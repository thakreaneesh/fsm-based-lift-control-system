==> flow/design.v <==
`timescale 1ns / 1ps
module lift_controller(
    input clk,
    input reset,
    input call0,
    input call1,
    input call2,
    input bottom_sensor,
    input middle_minus_sensor,
    input middle_plus_sensor,
    input top_sensor,
    output reg motor_up,
    output reg motor_down,
    output reg indicator0,
    output reg indicator1,
    output reg indicator2
);
    parameter FLOOR0 = 2'b00;
    parameter FLOOR1 = 2'b01;
    parameter FLOOR2 = 2'b10;
    reg [1:0] state;          
    reg [1:0] target_floor;   
    reg move;
    wire at_floor0 = bottom_sensor;
    wire at_floor1 = middle_minus_sensor & middle_plus_sensor;
    wire at_floor2 = top_sensor;
    always @(posedge clk or posedge reset) begin
        if (reset) begin
            state <= FLOOR0;
            move <= 1;
            target_floor <= FLOOR0;
            motor_up <= 0;
            motor_down <= 1;  
        end else begin
            if (at_floor0) begin
                state <= FLOOR0;
                if (target_floor == FLOOR0)
                    move <= 0;
            end else if (at_floor1) begin
                state <= FLOOR1;
                if (target_floor == FLOOR1)
                    move <= 0;
            end else if (at_floor2) begin
                state <= FLOOR2;
                if (target_floor == FLOOR2)
                    move <= 0;
            end
            if (!move) begin
                if (call0 && state != FLOOR0) begin
                    target_floor <= FLOOR0;
                    move <= 1;
                end else if (call1 && state != FLOOR1) begin
                    target_floor <= FLOOR1;
                    move <= 1;
                end else if (call2 && state != FLOOR2) begin
                    target_floor <= FLOOR2;
                    move <= 1;
                end
            end
            if (move) begin
                case (target_floor)
                    FLOOR0: begin
                        motor_up <= 0;
                        motor_down <= 1;
                    end
                    FLOOR1: begin
                        if (state < FLOOR1) begin
                            motor_up <= 1;
                            motor_down <= 0;
                        end else if (state > FLOOR1) begin
                            motor_up <= 0;
                            motor_down <= 1;
                        end
                    end
                    FLOOR2: begin
                        motor_up <= 1;
                        motor_down <= 0;
                    end
                endcase
            end else begin
                motor_up <= 0;
                motor_down <= 0;
            end
        end
    end
    always @(*) begin
        indicator0 = (state == FLOOR0);
        indicator1 = (state == FLOOR1);
        indicator2 = (state == FLOOR2);
    end
endmodule
# From RTL to reports: lift_controller
# The steps from the RTL of lift_controller to its reports follow in flow order.
# Line numbers count from 1 in the design file above.
# Library cell names are shortened.
# The mark n/a stands for no value.
# setup
top_module	lift_controller
clock_port	clk
cell_library	sky130hd
lib_corner	tt_025C_1v80

# Word level
# Yosys after proc, flatten, opt, wreduce and memory -nomap, before mapping. Memory bits, and registers merged into a memory's read port (data or address), are not among the register bits. Print and check cells are not counted. Equal cells are merged and count once.
# bits
regBits	7
inputBits	9
elab_cells	51
# op_classes
cmp	2
eq_ne	8
n_mux	24
bitwise	2
reduce_and_logical	10
# op_table
op	count
1-bit 2-to-1 mux	16
2-bit 2-to-1 mux	6
3-bit nonzero test	2
1-bit case mux with 3-bit select	2
2-bit by 1-bit == test with 1-bit output with constant B	2
2-bit == test with constant B	2
2-bit zero test	2
2-bit AND reduction	2
4-bit by 1-bit != test with 1-bit output with constant B	1
4-bit != test with constant B	1
1-bit logical AND	3
2-bit by 1-bit > comparator with 1-bit output with constant B	1
2-bit by 1-bit less-than comparator with 1-bit output with constant B	1
2-bit by 1-bit != test with 1-bit output with constant B	1
2-bit != test with constant B	1
2-bit nonzero test	1
1-bit bitwise AND	1
1-bit inverter	1

# Logic depth
# Yosys ltp: most cells in a row. Word level: on the elaborated netlist, between registers, memories and ports. Mapped: between sequential cells and ports; inverters and the memories' decode and read muxes count.
# logic_depth
ltp_word	9
abc_area	0
depth_mapped	4

# After synthesis
# Source: synth_stat.txt of the flow (Yosys; design flattened, memories mapped). It holds for the ABC_AREA given above (unset counts as 0); a run with the other value may have another netlist.
# types
type	count
dfrtp_1	5
dfstp_2	3
o21ai_0	5
inv_1	6
nor2_1	5
o22ai_1	3
a2111oi_2	1
a21oi_1	3
nor4b_2	1
nand2b_1	2
nor2b_1	2
clkbuf_2	2
mux2i_1	1
o211a_1	1
o32a_1	1
a311oi_1	1
o22a_1	1
a211oi_1	1
# Not listed: further types 7, cells in them 8.
# mapped
cells	52
area_um2	469.2
ff_cells	8

# Path before layout
# Source: OpenSTA report_checks on the synthesized netlist (no wires, ideal clock, input and output delay 20% of the period each), path of least setup slack; recovery checks are left aside. Register names are those of the netlist, which keeps one name where synthesis merged equal registers.
# synth_path
path_kind	flip-flop to flip-flop
start	register state[1]
end	register (no name shown)
clock_period_ps	1980
setup_ps	133
t_first_pin_ps	0
arrival_ps	1072
t_required_ps	1847
path_slack_ps	775
delay_ps	1205
path_stages	5
n_path_buf	1
period_less_setup_slack_ps	1205
# "delay_ps" = arrival - input delay + setup time.
# "path_stages" counts driving pins, that of a launching flip-flop among them; a cell with two outputs on the path counts twice.
# "period_less_setup_slack_ps" = period - worst setup slack (recovery checks aside). The figure is calculated, with input and output delays left at 20% of the set period.
# Between the ends stands the longest chain of elaborated cells between them, by number of cells; it is not shown to be the way that was timed. Of several equally long chains one is given.
# Each line given opens the expression or statement behind the cell; cells for indexed reads and writes are added by Yosys, which also makes memories of some case tables.
# A register here has more assigning lines than the two given.
# synth_via
cell_sequence	dfrtp_1 -> clkbuf_2 -> nor4b_2 -> a2111oi_2 -> o22ai_1
elab_chain_cells	5
# synth_rtl
element	line	rtl
start, declared	21	reg [1:0] state;
start, assigned	29	state <= FLOOR0;
start, assigned	36	state <= FLOOR0;
2-bit != test	55	end else if (call2 && state != FLOOR2) begin
1-bit logical AND	55
2-bit 2-to-1 mux	55
2-bit 2-to-1 mux	52	end else if (call1 && state != FLOOR1) begin
2-bit 2-to-1 mux	49	if (call0 && state != FLOOR0) begin
end, assigned	50
end, assigned	53
end, declared	22

# Path in the finished layout
# Path of least setup slack in the final report of run 1 (OpenROAD, finished layout, wires in). Where an end is a register, its clock arrival counts in the times.
# The report prints the path's times to 10 ps; the period is as set.
# layout_path
path_kind	flip-flop to flip-flop
start	register state[0]
end	register (no name shown)
clock_period_ps	909
setup_ps	120
t_first_pin_ps	270
arrival_ps	1440
t_required_ps	1040
path_slack_ps	-390
path_stages	4
n_path_buf	0
# A register here has more assigning lines than the two given.
# layout_via
cell_sequence	dfrtp_2 -> mux2i_2 -> and2_1 -> o32a_1
# layout_rtl
element	line	rtl
start, declared	21	reg [1:0] state;
start, assigned	29	state <= FLOOR0;
start, assigned	36	state <= FLOOR0;
end, assigned	31
end, assigned	50
end, declared	22
# No chain of elaborated cells between the ends is given.

# 2 stored runs of lift_controller in the flow (synthesis by Yosys, layout by OpenROAD, sky130hd cells), in arbitrary order. Constraints: input delay and output delay 20% of the set period each, output load 0.01 pF.
# "achievedPeriod_ps": clock period set for the run, less the worst setup slack. It is reckoned from that one timing run; input and output delays stay at 20% of the period that was set.
# "total_power_mw" is the tool's figure for a default switching activity; nothing was simulated.
# Settings: - = not set for that run.
name,run 1,run 2
period_ns,0.909,0.999
CORE_UTILIZATION,39,23
SETUP_SLACK_MARGIN,0.06,-
PLACE_DENSITY_LB_ADDON,0.09,-
CELL_PAD_IN_SITES_GLOBAL_PLACEMENT,0,-
CELL_PAD_IN_SITES_DETAIL_PLACEMENT,0,-
TNS_END_PERCENT,100,-
CTS_CLUSTER_SIZE,15,-
MAX_ROUTING_LAYER,met5,met5
CAP_MARGIN,20,20
CORE_MARGIN,2,10
SLEW_MARGIN,20,20
CORE_ASPECT_RATIO,-,0.65
ABC_AREA,-,1
GPL_TIMING_DRIVEN,-,1
CTS_CLUSTER_DIAMETER,-,158
total_power_mw,1.859,1.829
synthArea_um2,469.2,498.0
timing.setup.ws_ps,-392,-219
final_setup_tns_ps,-3254,-1385
die_um2,1496.5,4469.8
achievedPeriod_ps,1301,1218
cell_area_final_um2,838.3,827.0
